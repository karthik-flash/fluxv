==> flow/design.v <==
`timescale 1ns / 1ps
module CONTROL_UNIT(
input [6:0]opcode,
output reg [6:0]ex_control, 
output reg [1:0]mem_control, 
output reg [1:0]wb_control,  
output reg unrecognized
    );
    parameter pc=     2'b00;
    parameter zero=   2'b01;
    parameter reg_s1= 2'b10;
    parameter reg_s2= 2'b00;
    parameter imm=    2'b01;
    parameter four=   2'b10;
    parameter ld_str= 2'b00;
    parameter brch=   2'b01; 
    parameter arith=  2'b10;
    parameter im_op = 2'b11;
    always@(*)
    begin
        case(opcode)
         7'b0110011: 
         begin
         ex_control=   {reg_s1,reg_s2,arith,1'b0};
         mem_control=  {1'b0,1'b0};
         wb_control=   {1'b0,1'b1};
         unrecognized=1'b0;
         end
         7'b0010011: 
         begin
         ex_control=   {reg_s1,imm,im_op,1'b0};
         mem_control=  {1'b0,1'b0};
         wb_control=   {1'b0,1'b1};
         unrecognized=1'b0;
         end
         7'b0000011: 
         begin
         ex_control=   {reg_s1,imm,ld_str,1'b0};
         mem_control=  {1'b1,1'b0};
         wb_control=   {1'b1,1'b1};   
         unrecognized=0;  
         end
         7'b0100011: 
         begin
         ex_control=   {reg_s1,imm,ld_str,1'b0};
         mem_control=  {1'b0,1'b1};
         wb_control=   {1'b0,1'b0};
         unrecognized=0; 
         end
         7'b1100011: 
         begin
         ex_control=   {reg_s1,reg_s2,brch,1'b1};
         mem_control=  {1'b0,1'b0};
         wb_control=   {1'b0,1'b0};  
         unrecognized=0;
         end
         7'b1101111: 
         begin
         ex_control=   {pc,four,ld_str,1'b0};
         mem_control=  {1'b0,1'b0};
         wb_control=   {1'b0,1'b1};  
         unrecognized=0;
         end
         7'b0110111: 
         begin
         ex_control=   {zero,imm,ld_str,1'b0};
         mem_control=  {1'b0,1'b0};
         wb_control=   {1'b0,1'b1};    
         unrecognized=0;    
         end
         7'b0010111: 
         begin
         ex_control=   {pc,imm,ld_str,1'b0};
         mem_control=  {1'b0,1'b0};
         wb_control=   {1'b0,1'b1};  
         unrecognized=0;
         end
         default:
         begin
         ex_control= 0;
         mem_control=  {1'b0,1'b0};
         wb_control=   {1'b0,1'b0}; 
         unrecognized=1'b1;
         end   
        endcase
    end
endmodule
`timescale 1ns / 1ps
module DECODE(
input clk,
input reset,
input [31:0]instruction,
input wb_reg_write,
input [4:0]wb_rd,
input [31:0]wb_data,
input stall,
output [6:0]ex_control,
output [1:0]mem_control,
output [1:0]wb_control,
output [31:0]rs1,
output [31:0]rs2,
output [31:0]immediate,
output unrecognized
    );
    wire [6:0]ex_control_temp;
    wire [1:0]mem_control_temp;
    wire [1:0]wb_control_temp;
    wire [4:0]s1=instruction[19:15];
    wire [4:0]s2=instruction[24:20];
    REGFILE r1(clk,reset,s1,s2,wb_reg_write,wb_rd,wb_data,rs1,rs2);
    CONTROL_UNIT c1(instruction[6:0],ex_control_temp,mem_control_temp,wb_control_temp,unrecognized);
    stalling_mux st_unit(ex_control_temp,mem_control_temp,wb_control_temp,stall,ex_control,mem_control,wb_control);
    SIGN_EXTEND se_unit(instruction,immediate);
endmodule
`timescale 1ns / 1ps
module REGFILE(
input clk,
input reset,
input [4:0]s1,
input [4:0]s2,
input reg_write,
input [4:0]rd,
input [31:0]wb_data,
output [31:0]RS1,
output [31:0]RS2
    );
   integer i;
  (* ram_style = "distributed" *)  reg [31:0]GPP[31:0];   
    assign RS1=GPP[s1];
    assign RS2=GPP[s2];
    always @(negedge clk)
    begin
        if(reset)
        begin
        for(i=0;i<32;i=i+1)
        begin
            GPP[i]<=0;
        end
        end
        else
        begin
            if(reg_write)
            begin
                if(rd!=0) GPP[rd]=wb_data;
            end
        end
    end
endmodule
`timescale 1ns / 1ps
module SIGN_EXTEND(
input [31:0]instruction,
output reg [31:0]sign_ext_imm
    );
    always @(*)
    begin
        case(instruction[6:0])
            7'b0010011           :begin
            case(instruction[14:12])
            3'b011               :sign_ext_imm={20'b0,instruction[31:20]}; 
            default              :sign_ext_imm={{20{instruction[31]}},instruction[31:20]};
            endcase
            end
            7'b0000011           :sign_ext_imm={20'b0,instruction[31:20]}; 
            7'b0100011           :sign_ext_imm={20'b0,instruction[31:25],instruction[11:7]}; 
            7'b1100011           :
            begin
            case(instruction[14:12])
            6,7:sign_ext_imm={{19'b0},instruction[31],instruction[7],instruction[30:25],instruction[11:8],1'b0};
            default:sign_ext_imm={{19{instruction[31]}},instruction[31],instruction[7],instruction[30:25],instruction[11:8],1'b0}; 
            endcase
            end
            7'b0110111,7'b0010111:sign_ext_imm={instruction[31:12],12'b0}; 
            default              :sign_ext_imm=0;
        endcase
    end
endmodule
`timescale 1ns / 1ps
module stalling_mux(
input [6:0]ex_control_temp,
input [1:0]mem_control_temp,
input [1:0]wb_control_temp,
input stall,
output [6:0]ex_control,
output [1:0]mem_control,
output [1:0]wb_control
    );
    assign ex_control=  stall?0:ex_control_temp;
    assign mem_control= stall?0:mem_control_temp;
    assign wb_control=  stall?0:wb_control_temp;
endmodule
## From RTL to reports: DECODE

What the tools print for DECODE, step after step.
Lines are those of the file above, counted from 1.
Library cell names are shortened.
Not given: --

| design | value |
|---|---|
| design top | DECODE |
| clock | clk |
| library | sky130hd |
| timing corner | tt_025C_1v80 |

## Elaborated design

Counts by Yosys on the flattened word-level netlist (proc, flatten, opt, wreduce; memories kept). Register bits leave out memories and registers merged into their read ports (data or address); mux counts leave out enables and synchronous resets folded into registers. Print and check cells are left out. Cells with the same type and inputs are merged into one.
Yosys's memory passes give these memory sizes; they may raise the number of words (mostly to a power of two), join words into wider ones and drop unused or constant bits.

| storage and ports | value |
|---|---|
| bits in writable memories | 1024 |
| register bits after elaboration | 0 |
| word-level cells | 38 |
| memory cells | 1 |
| bits in latches | 0 |
| ROM bits | 0 |
| output and inout bits | 108 |

Memory list:

| name | depth | bits a word | RTL line | source |
|---|---|---|---|---|
| r1.GPP | 32 | 32 | 128 | `(* ram_style = "distributed" *)  reg [31:0]GPP[31:0];` |

| cells by class | value |
|---|---|
| reduce/logical cells | 6 |
| multiply operators | 0 |
| multiplexer cells | 20 |
| divide/modulo/power cells | 0 |
| $add $sub $neg | 0 |
| bitwise gates (word level) | 0 |
| shift-type cells | 0 |
| order comparisons | 0 |
| equal/unequal tests | 11 |

Operator list:

| operator | count |
|---|---|
| parallel mux 32 bit (select 5 bit) | 1 |
| two-way mux 32 bit | 5 |
| parallel mux 7 bit (select 7 bit) | 1 |
| == test 7 x 6 -> 1 bit (second input constant) | 3 |
| two-way mux 5 bit | 3 |
| == test 7 x 5 -> 1 bit (second input constant) | 2 |
| == test 7 bit (second input constant) | 2 |
| OR reduction 8 bit | 1 |
| parallel mux 2 bit (select 2 bit) | 2 |
| == test 7 x 2 -> 1 bit (second input constant) | 1 |
| two-way mux 7 bit | 1 |
| OR reduction 2 bit | 3 |
| == test 3 bit (second input constant) | 2 |
| nonzero test 5 bit | 1 |
| OR reduction 5 bit | 1 |
| two-way mux 1 bit | 5 |
| two-way mux 2 bit | 2 |
| == test 3 x 2 -> 1 bit (second input constant) | 1 |

## Depth

Depth = most cells in a row (Yosys ltp): at word level without a register or memory, in the mapped netlist without a sequential cell, where the memories' decode and read muxes count.

| logic depth | value |
|---|---|
| word-level depth | 4 |
| ABC_AREA | 0 |
| depth in mapped cells | 8 |
| mapped depth without buffers | 5 |

## Mapped cells and area

Source: synth_stat.txt of the flow (Yosys; design flattened, memories mapped). It holds for the ABC_AREA given above (unset counts as 0); a run with the other value may have another netlist.

Cells by type:

| cell type | count | area in all (µm²) |
|---|---|---|
| edfxtp_1 | 1024 | 3.07E+04 |
| mux2i_1 | 1024 | 1.02E+04 |
| and2_1 | 1000 | 6256 |
| a22oi_1 | 193 | 1448.89 |
| clkbuf_1 | 308 | 1.16E+03 |
| a22o_1 | 128 | 1.12E+03 |
| a21oi_1 | 197 | 985.946 |
| nand3_1 | 196 | 980.941 |
| nand2_1 | 203 | 761.981 |
| buf_2 | 115 | 575.552 |
| a31oi_1 | 64 | 400.384 |
| nor3_1 | 66 | 330.317 |
| or2_2 | 34 | 212.704 |
| a21o_2 | 19 | 166.41 |
| nor2_1 | 42 | 157.651 |
| buf_1 | 27 | 101.347 |
| a22o_2 | 4 | 40.038 |
| nand2b_1 | 5 | 31.28 |

Not listed: further types 23, cells in them 40.

| synthesis totals | value |
|---|---|
| sequential area | 30749.5 µm² |
| flip-flop cells | 1024 |
| buffer cells | 452 |
| mapped area | 56043.8 µm² |
| standard cells after synthesis | 4689 |

By module: a second synthesis without flattening, with its own total; a netlist apart from the flattened one above.

| second synthesis, totals | value |
|---|---|
| cell total of the unflattened synthesis | 4726 |
| area total of the unflattened synthesis | 56985.9 µm² |

Each row is one instance without its submodules.

By module:

| module | cells | area (µm²) | sequential area (µm²) | instances |
|---|---|---|---|---|
| REGFILE | 4606 | 56173.9 | 30749.5 | 1 |
| SIGN_EXTEND | 78 | 539.3 | 0.0 | 1 |
| CONTROL_UNIT | 30 | 155.1 | 0.0 | 1 |
| stalling_mux | 12 | 117.6 | 0.0 | 1 |
| DECODE | 0 | 0.0 | 0.0 | 1 |

Measured results for DECODE: 2 stored runs of the Yosys and OpenROAD flow on sky130hd. The settings differ; the order carries no meaning. The constraints put input and output delay at 20% of the set period each and load the outputs with 0.01 pF.
"power": no workload was simulated; the value follows from the tool's default switching activity.
Among the settings, - means not set for that run.
Results: - = not shown.

| run name | period_ns | CORE_UTILIZATION | SETUP_SLACK_MARGIN | PLACE_DENSITY_LB_ADDON | CORE_MARGIN | CELL_PAD_IN_SITES_GLOBAL_PLACEMENT | SLEW_MARGIN | MAX_ROUTING_LAYER | CAP_MARGIN | GPL_TIMING_DRIVEN | GPL_ROUTABILITY_DRIVEN | CTS_CLUSTER_SIZE | utilization after routing (%) | standard-cell area of the final layout (µm²) | netlist area reported by Yosys (µm²) | die area (µm²) | lowest setup slack (ns) | power (mW) | smallest hold slack (ns) |
|---|---|---|---|---|---|---|---|---|---|---|---|---|---|---|---|---|---|---|---|
| flow run A | 7.05 | 65 | 0.4 | 0.27 | 3 | 3 | 10 | met4 | 20 | - | - | - | - | - | - | - | - | - | - |
| flow run B | 6.38 | 37 | 0.19 | 0.12 | 2 | - | 20 | met4 | 20 | 0 | 1 | 85 | 48.2 | 72437.0 | 56043.8 | 154598.0 | -0.343 | 20.692 | 3.276 |

Flow run A: no results, placement failed with FLW-0024
